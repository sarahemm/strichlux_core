==> flow/design.v <==
module ModuleController(
	clk_in, location, chanbuf_xbar, 
	tx_buffer, rx_buffer, rx_ready, rx_ready_ack, spi_deselected,
	chanbuf_clken, chanbuf_addr, chanbuf_data_w, chanbuf_data_r, chanbuf_we
);
	input				clk_in;
	input		[7:0]	location;
	output	reg	[1:0]	chanbuf_xbar;
	output	reg	[7:0]	tx_buffer;
	input		[7:0]	rx_buffer;
	input				rx_ready;
	output	reg			rx_ready_ack;
	input				spi_deselected;
	output	reg			chanbuf_clken;
	output	reg	[8:0]	chanbuf_addr;
	output  reg	[7:0]	chanbuf_data_w;
	input   	[7:0]	chanbuf_data_r;
	output  reg			chanbuf_we;
	reg	[1:0]	cmd_arg_data;
	reg [7:0]	cmd;
	reg [1:0]	arg_nbr;
	reg [2:0]	chanbuf_selected;
	reg	[8:0]	addr_pointer;
	reg			chanbuf_clken_req;	 
	reg			read_pending;		 
	reg			read_ready;			 
	initial begin
		cmd_arg_data		<= 2'b00;
		cmd					<= 8'b00000000;
		arg_nbr				<= 2'b00;
		addr_pointer		<= 9'b000000000;
		chanbuf_clken_req	<= 1'b0;
		rx_ready_ack		<= 1'b0;
		tx_buffer			<= 8'b00000000;
		read_pending		<= 1'b0;
		read_ready			<= 1'b0;
		chanbuf_xbar		<= 2'b00;
		chanbuf_selected	<= 3'b000;
	end
	always @ (negedge clk_in) begin
		if(chanbuf_clken_req == 1'b1) begin
			chanbuf_clken	<= 1'b1;
			if(chanbuf_we == 1'b0) begin
				read_pending	<= 1'b1;
			end
		end else begin
			chanbuf_clken   <= 1'b0;
		end
		if(read_ready == 1'b1) begin
			read_ready <= 1'b0;
		end
		if(read_pending == 1'b1) begin
			read_ready	 <= 1'b1;
			read_pending <= 1'b0;
		end
	end
	always @ (posedge clk_in) begin
		if(!chanbuf_clken_req && !read_pending && !read_ready) begin
			if(chanbuf_selected == 3'b000) begin
				chanbuf_selected <= location[3:1];
				chanbuf_xbar	 <= location[3:1] - 1'b1;
			end else if(chanbuf_selected - 1'b1 != chanbuf_xbar) begin
				chanbuf_xbar	 <= chanbuf_selected - 1'b1;
			end
		end
		if(spi_deselected == 1'b1 && rx_ready == 1'b0) begin
			cmd_arg_data <= 2'b00;
		end		
		if(chanbuf_clken_req == 1'b1) begin
			chanbuf_clken_req <= 1'b0;
		end
		if(read_ready == 1'b1) begin
			tx_buffer <= chanbuf_data_r;
		end
		if(rx_ready == 1'b1 && rx_ready_ack == 1'b0) begin
			if(cmd_arg_data == 2'b00) begin
				cmd			 <= rx_buffer;
				case(rx_buffer)
					8'b00000100: begin
						cmd			 <= 8'b00000000;
						cmd_arg_data <= 2'b10;
						chanbuf_addr		<= addr_pointer;
						addr_pointer		<= addr_pointer + 1;
						chanbuf_we   		<= 1'b0;
						chanbuf_clken_req	<= 1'b1;
					end
					8'b00000110: begin
						cmd_arg_data <= 2'b10;
						tx_buffer    <= location;
					end
					8'b00001000: begin
						cmd_arg_data <= 2'b10;
						addr_pointer <= 1'b0;
						tx_buffer    <= 8'd1;
					end
					default: begin
						cmd_arg_data <= 2'b01;
						arg_nbr		 <= 1'b0;
					end
				endcase
			end else if(cmd_arg_data == 2'b01) begin
				case(cmd)
					8'b00000010: begin
						if(location[0] == 0) begin
							addr_pointer <= rx_buffer;
							cmd_arg_data <= 2'b10;
						end else begin
							cmd <= 8'b00000000;
						end
					end
					8'b00000011: begin
						addr_pointer <= rx_buffer + 1;
						cmd_arg_data <= 2'b10;
						chanbuf_addr		<= rx_buffer;
						chanbuf_we   		<= 1'b0;
						chanbuf_clken_req	<= 1'b1;
					end
					8'b00000111: begin
						addr_pointer <= rx_buffer;
					end
					8'b00001001: begin
						chanbuf_selected <= rx_buffer;
					end
				endcase
			end else if(cmd_arg_data == 2'b10) begin
				case(cmd)
					8'b00000010: begin
						chanbuf_addr		<= addr_pointer;
						chanbuf_data_w		<= rx_buffer;
						chanbuf_clken_req	<= 1'b1;
						chanbuf_we   		<= 1'b1;
						addr_pointer		<= addr_pointer + 1'b1;
					end
					8'b00000011: begin
						addr_pointer		<= addr_pointer + 1'b1;
						chanbuf_addr		<= addr_pointer;
						chanbuf_we   		<= 1'b0;
						chanbuf_clken_req	<= 1'b1;
					end
					8'b00000110: begin
						tx_buffer			<= location;
					end
					8'b00001000: begin
						case(addr_pointer)
							0:			tx_buffer <= 8'd2;
							1:			tx_buffer <= 8'd3;
							2:			tx_buffer <= 8'd4;
							default:	tx_buffer <= 8'b11111111;
						endcase
						addr_pointer <= addr_pointer + 1;
					end
				endcase
			end
			rx_ready_ack <= 1'b1;
		end else if(rx_ready == 1'b0 && rx_ready_ack == 1'b1) begin 
			rx_ready_ack <= 1'b0;
		end
	end
endmodule
== From RTL to reports: ModuleController ==
Tool output for the design above, in the order of the flow.
Line numbers count from 1 in the design file above.
Operators carry their Yosys type and port widths (W data, S select, Z words).
Not given: -

* Top: ModuleController
* Clock port: clk_in
* Cell library: sky130hd
* Library corner: tt_025C_1v80

== Word-level counts ==
Yosys after proc, flatten, opt, wreduce and memory -nomap, before mapping. Memory bits, and registers merged into a memory's read port (data or address), are not among the register bits. Print and check cells are not counted.

* Register bits: 55
* Input bits: 27
* Output and inout bits: 30
* Word-level cells: 126

* $add $sub $neg: 5
* Equality and inequality tests: 19
* Multiplexer cells: 55
* Bitwise logic cells: 5
* Reductions and logical operators: 28

{| class="wikitable"
|+ Operators by type and width
! kind !! count
|-
| $mux W9 || 10
|-
| $mux W8 || 10
|-
| $pmux W9 S2 || 2
|-
| $eq A8 B3 Y1 const B || 4
|-
| $pmux W8 S2 || 2
|-
| $pmux W9 S3 || 1
|-
| $eq A8 B4 Y1 const B || 3
|-
| $pmux W8 S3 || 1
|-
| $add A9 B1 Y9 const B || 2
|-
| $mux W3 || 6
|-
| $eq A8 B2 Y1 const B || 2
|-
| $mux W2 || 8
|-
| $reduce_and A5 Y1 || 3
|-
| $mux W1 || 13
|-
| $reduce_bool A3 Y1 || 3
|-
| $add A8 B1 Y9 const B || 1
|-
| $eq A9 B1 Y1 const B || 1
|-
| $eq A9 B2 Y1 const B || 1
|-
| $logic_not A9 Y1 || 1
|-
| $reduce_bool A2 Y1 || 4
|-
| $reduce_and A6 Y1 || 1
|-
| $logic_and A1 B1 Y1 || 5
|-
| $not A1 Y1 || 5
|-
| $ne A5 B2 Y1 const B || 1
|-
| $reduce_or A2 Y1 || 2
|-
| $ne A4 B4 Y1 const B || 1
|-
| $reduce_and A4 Y1 || 1
|-
| $reduce_bool A4 Y1 || 1
|}

Not listed: further kinds 15, cells in them 17.

== Longest topological paths ==
Longest topological path by Yosys (ltp), each cell counted once; first at word level (registers and memories cut), then after technology mapping (sequential cells cut; the memories' decode and read muxes count).

* Depth in word-level cells: 8
* ABC_AREA: 0
* Depth in mapped cells: 7
* Mapped depth without buffers: 7

== Netlist ==
Yosys stat after the flow's synthesis: flattened, memories mapped to cells. It holds for the ABC_AREA given above (unset counts as 0); a run with the other value may have another netlist.
Totals and module areas in this step are rounded.

* Cell count: 295
* Synthesis area: 3,020 um2
* Sequential area: 1,470 um2
* Flip-flops: 55
* Buffers: 12

{| class="wikitable"
|+ Cell types
! cell !! count !! total area (um2)
|-
| sky130_fd_sc_hd__edfxtp_1 || 37 || 1.11E+03
|-
| sky130_fd_sc_hd__dfxtp_1 || 18 || 360.346
|-
| sky130_fd_sc_hd__mux2i_1 || 12 || 120.115
|-
| sky130_fd_sc_hd__ha_1 || 9 || 112.608
|-
| sky130_fd_sc_hd__nor2_1 || 30 || 112.608
|-
| sky130_fd_sc_hd__xnor2_1 || 9 || 78.826
|-
| sky130_fd_sc_hd__xor2_1 || 9 || 78.826
|-
| sky130_fd_sc_hd__mux2_2 || 6 || 67.565
|-
| sky130_fd_sc_hd__o21ai_0 || 13 || 65.062
|-
| sky130_fd_sc_hd__nand2b_1 || 10 || 62.56
|-
| sky130_fd_sc_hd__a21oi_1 || 12 || 60.058
|-
| sky130_fd_sc_hd__nand2_1 || 16 || 60.058
|-
| sky130_fd_sc_hd__inv_1 || 15 || 56.304
|-
| sky130_fd_sc_hd__o22ai_1 || 9 || 56.304
|-
| sky130_fd_sc_hd__nand3_1 || 11 || 55.053
|-
| sky130_fd_sc_hd__nor3_1 || 10 || 50.048
|-
| sky130_fd_sc_hd__and2_1 || 7 || 43.792
|-
| sky130_fd_sc_hd__or4_1 || 5 || 37.536
|}

Other cell types: 30; their cells: 57.

==> results <==
2 stored runs of ModuleController in the flow (synthesis by Yosys, layout by OpenROAD, sky130hd cells), in arbitrary order. Constraints: input delay and output delay 20% of the set period each, output load 0.01 pF.
"total power after layout" rests on the timing tool's default activity at the inputs, not on a simulated workload.
Measured values are rounded.

=== Stored run 1 ===
{| class="wikitable"
! Setting !! Value
|-
| period_ns || 4.27
|-
| CORE_UTILIZATION || 40
|-
| SETUP_SLACK_MARGIN || 1.28
|-
| PLACE_DENSITY_LB_ADDON || 0.16
|-
| CORE_MARGIN || 7
|-
| CELL_PAD_IN_SITES_GLOBAL_PLACEMENT || 1
|-
| GPL_ROUTABILITY_DRIVEN || 1
|-
| CTS_CLUSTER_DIAMETER || 251
|-
| CAP_MARGIN || 25
|-
| SLEW_MARGIN || 35
|-
| MIN_ROUTING_LAYER || met2
|-
! Result !! Value
|-
| Setup slack of the worst path || 476 ps
|-
| Final worst hold slack || 542 ps
|-
| Standard-cell area after routing || 3,930 um2
|-
| Chip area in the Yosys report || 3,020 um2
|-
| Setup total negative slack || 0 ps
|-
| Total power after layout || 1.49 mW
|-
| Die outline area || 10,200 um2
|-
| Utilization || 53.9%
|}

=== Stored run 2 ===
{| class="wikitable"
! Setting !! Value
|-
| period_ns || 2.7
|-
| CORE_UTILIZATION || 37
|-
| PLACE_DENSITY_LB_ADDON || 0.3
|-
| CORE_ASPECT_RATIO || 0.76
|-
| CORE_MARGIN || 2
|-
| CELL_PAD_IN_SITES_GLOBAL_PLACEMENT || 2
|-
| CELL_PAD_IN_SITES_DETAIL_PLACEMENT || 0
|-
| CTS_CLUSTER_SIZE || 61
|-
| CTS_CLUSTER_DIAMETER || 192
|-
| CAP_MARGIN || 20
|-
| SLEW_MARGIN || 20
|-
! Result !! Value
|-
| Setup slack of the worst path || 32 ps
|-
| Final worst hold slack || 471 ps
|-
| Standard-cell area after routing || 3,970 um2
|-
| Chip area in the Yosys report || 3,020 um2
|-
| Setup total negative slack || 0 ps
|-
| Total power after layout || 2.41 mW
|-
| Die outline area || 8,910 um2
|-
| Utilization || 50.6%
|}
