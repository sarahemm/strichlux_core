==> flow/design.v <==
module SPISlaveInterface(clk_in, spi_sclk, spi_mosi, spi_miso, spi_n_ss, tx_buffer, rx_buffer, rx_ready, rx_ready_ack, nss_risen_stable_out);
	input				clk_in;
	input				spi_sclk;
	input				spi_mosi;
	output	reg			spi_miso;
	input				spi_n_ss;
	input		[7:0]	tx_buffer;
	reg			[7:0]	tx_latch;
	output	reg	[7:0]	rx_buffer;
	output	reg			rx_ready;
	input				rx_ready_ack;
	reg			[2:0]	bit_nbr;
	reg					between_bytes;
	reg [2:0] SCKr;
	always @(posedge clk_in) SCKr <= {SCKr[1:0], spi_sclk};
	wire sclk_risingedge = (SCKr[2:1]==2'b01);
	wire sclk_fallingedge = (SCKr[2:1]==2'b10);
	reg [3:0] NSSr;
	always @(posedge clk_in) NSSr <= {NSSr[2:0], spi_n_ss};
	wire nss_risen_stable = (NSSr[3:1]==3'b011);
	output nss_risen_stable_out;
	assign nss_risen_stable_out = nss_risen_stable;
	initial begin
		bit_nbr		<= 3'b000;
		rx_buffer	<= 8'b00000000;
		rx_ready    <= 1'b0;
		spi_miso	<= 1'b0;
		between_bytes <= 1'b0;
	end
	always @ (negedge clk_in) begin
		if(between_bytes) spi_miso <= tx_latch[7];
		if(sclk_fallingedge) begin
			if(bit_nbr == 3'd0) begin
				between_bytes <= 1'b1;
			end else begin
				between_bytes <= 1'b0;
			end
			if(spi_n_ss == 1'b0) begin
				spi_miso <= tx_latch[7-bit_nbr];
			end else begin
				spi_miso <= 1'bZ;
			end
		end
	end
	always @ (posedge clk_in) begin
		if(bit_nbr == 3'd0 || bit_nbr == 3'd7) tx_latch <= tx_buffer;
		if(rx_ready == 1'b1 && rx_ready_ack == 1'b1) begin
			rx_ready <= 1'b0;
		end
		if(spi_n_ss == 1'b0) begin
			if(sclk_risingedge) begin
				rx_buffer[7-bit_nbr]	<= spi_mosi;
				bit_nbr					<= bit_nbr + 1'b1;
				if(bit_nbr == 3'd7) begin
					rx_ready	<= 1'b1;
					bit_nbr		<= 3'd0;
				end
			end
		end
		if(nss_risen_stable) begin
			bit_nbr			<= 1'b0;
		end
	end
endmodule
* Reports on SPISlaveInterface
The steps from the RTL of SPISlaveInterface to its reports follow in flow order.
Line numbers count from 1 in the design file above.
Cell names lack the library's common part.
Not given: -
- Top :: SPISlaveInterface
- Clock port :: clk_in
- Library :: sky130hd
- Corner :: tt_025C_1v80

* After elaboration
Source: Yosys, flattened and elaborated, memories not mapped. Widths are those after wreduce. Registers that Yosys merges into a memory's read port (data or address) are not register bits. Print and check cells do not count. Equal cells are merged and count once.
- Add/sub/neg operators :: 3
- Equality and inequality tests :: 4
- Shift operators :: 3
- Mux-type cells :: 9
- Bitwise logic cells :: 4
- Reductions and logical operators :: 5
** Operator list (count)
- 1-bit by 33-bit variable shift with 8-bit output :: 1
- 1-bit by 33-bit variable shift with 8-bit output (first input constant) :: 1
- 32-bit negator with 33-bit output :: 1
- 8-bit by 32-bit indexed select with 1-bit output :: 1
- 8-bit AND :: 1
- 8-bit OR :: 1
- 8-bit inverter :: 1
- 1-bit 2-to-1 mux :: 8
- 3-bit by 3-bit subtractor with 4-bit output (first input constant) :: 1
- 3-bit by 1-bit adder with 3-bit output (second input constant) :: 1
- 3-bit by 2-bit equality test with 1-bit output (second input constant) :: 1
- 3-bit equality test (second input constant) :: 1
- 3-bit zero test :: 1
- 3-bit 2-to-1 mux :: 1
- 2-bit by 1-bit equality test with 1-bit output (second input constant) :: 1
- 2-bit equality test (second input constant) :: 1
- 2-bit AND reduction :: 1
- 2-bit nonzero test :: 1
- 1-bit logical AND :: 1
- 1-bit logical OR :: 1
- 1-bit inverter :: 1
- Register bits after elaboration :: 29
- Input port bits :: 13
- Output and inout port bits :: 11
- Cells after elaboration :: 36

* Depth
Yosys ltp: most cells in a row. Word level: on the elaborated netlist, between registers, memories and ports. Mapped: between sequential cells and ports; inverters and the memories' decode and read muxes count.
- Depth after elaboration :: 6
- ABC_AREA :: 0
- Mapped depth :: 6
- Mapped depth without buffers :: 5

* Netlist
Yosys stat after the flow's synthesis: flattened, memories mapped to cells. It holds for the ABC_AREA given above (unset counts as 0); a run with the other value may have another netlist.
** Cells by type
- edfxtp_1 :: count 18, total area 540.518 sq um
- dfxtp_1 :: count 11, total area 220.211 sq um
- ha_1 :: count 4, total area 50.048 sq um
- o21ai_0 :: count 9, total area 45.043 sq um
- nand2b_1 :: count 7, total area 43.792 sq um
- mux2i_1 :: count 4, total area 40.038 sq um
- nand2_1 :: count 7, total area 26.275 sq um
- inv_1 :: count 6, total area 22.522 sq um
- mux2_2 :: count 2, total area 22.522 sq um
- o31ai_1 :: count 3, total area 22.522 sq um
- nor2b_1 :: count 3, total area 18.768 sq um
- nand4b_1 :: count 2, total area 17.517 sq um
- o41ai_1 :: count 2, total area 17.517 sq um
- nor2_1 :: count 4, total area 15.014 sq um
- and3_1 :: count 2, total area 12.512 sq um
- nor3b_2 :: count 1, total area 12.512 sq um
- buf_6 :: count 1, total area 11.261 sq um
- a2111oi_0 :: count 1, total area 8.758 sq um
Not listed: further types 9, cells in them 9.
- Standard cells after synthesis :: 96
- Cell area after synthesis :: 1207.4 sq um
- Area of sequential cells :: 760.7 sq um
- Flip-flop cells :: 29
- Buffers :: 1

==> runs of SPISlaveInterface <==
Settings and measured results of 2 stored flow runs for module SPISlaveInterface (sky130hd), not sorted in any way. The constraints put input and output delay at 20% of the set period each and load the outputs with 0.01 pF.
By "power consumption" is meant OpenSTA's value without simulated activity: inputs other than the clock are taken to toggle once in ten clock periods, and the tool carries that through the logic.

* Job 1
** Files
==> flow/run.sh <==
#!/bin/bash
# the make line also repeats the synthesis and layout settings of config.mk as NAME=value (left out here)
make -C /OpenROAD-flow-scripts/flow DESIGN_CONFIG=/design/flow/config.mk WORK_HOME=/design/flow/orfs CLKGATE_MAP_FILE= finish
==> flow/config.mk <==
export PLATFORM = sky130hd
export DESIGN_NAME = SPISlaveInterface
export DESIGN_NICKNAME = SPISlaveInterface
export VERILOG_FILES = /design/flow/design.v
export SDC_FILE = /design/flow/constraint.sdc
export NUM_CORES = 4
export LEC_CHECK = 0
export CAP_MARGIN = 20
export CORE_MARGIN = 2
export CORE_UTILIZATION = 40
export SLEW_MARGIN = 20
==> flow/constraint.sdc <==
create_clock -name core_clock -period 3.13 [get_ports {clk_in}]
set_input_delay 0.6260 -clock core_clock [delete_from_list [all_inputs] [get_ports {clk_in}]]
set_output_delay 0.6260 -clock core_clock [all_outputs]
set_load 0.01 [all_outputs]
** Results
- Chip area after synthesis (Yosys) :: 1,207.4 sq um
- Die size :: 3,473.9 sq um
- Standard-cell area after layout :: 1,549.0 sq um
- Utilization after layout :: 55.2 %
- Setup slack of the worst path :: 0.079 ns
- Summed negative setup slack :: 0.000 ns
- Worst hold slack in the final report :: 0.335 ns
- Power consumption :: 0.9773 mW

* Job 2
** Files
==> flow/run.sh <==
#!/bin/bash
# the make line also repeats the synthesis and layout settings of config.mk as NAME=value (left out here)
make -C /OpenROAD-flow-scripts/flow DESIGN_CONFIG=/design/flow/config.mk WORK_HOME=/design/flow/orfs CLKGATE_MAP_FILE= finish
==> flow/config.mk <==
export PLATFORM = sky130hd
export DESIGN_NAME = SPISlaveInterface
export DESIGN_NICKNAME = SPISlaveInterface
export VERILOG_FILES = /design/flow/design.v
export SDC_FILE = /design/flow/constraint.sdc
export NUM_CORES = 4
export LEC_CHECK = 0
export CAP_MARGIN = 35
export CELL_PAD_IN_SITES_GLOBAL_PLACEMENT = 1
export CORE_ASPECT_RATIO = 0.55
export CORE_MARGIN = 2
export CORE_UTILIZATION = 46
export GPL_ROUTABILITY_DRIVEN = 0
export PLACE_DENSITY_LB_ADDON = 0.28
export SLEW_MARGIN = 20
==> flow/constraint.sdc <==
create_clock -name core_clock -period 2.98 [get_ports {clk_in}]
set_input_delay 0.5960 -clock core_clock [delete_from_list [all_inputs] [get_ports {clk_in}]]
set_output_delay 0.5960 -clock core_clock [all_outputs]
set_load 0.01 [all_outputs]
** Results
- Chip area after synthesis (Yosys) :: 1,207.4 sq um
- Die size :: 3,069.0 sq um
- Standard-cell area after layout :: 1,586.5 sq um
- Utilization after layout :: 65.5 %
- Setup slack of the worst path :: 0.066 ns
- Summed negative setup slack :: 0.000 ns
- Worst hold slack in the final report :: 0.330 ns
- Power consumption :: 1.154 mW
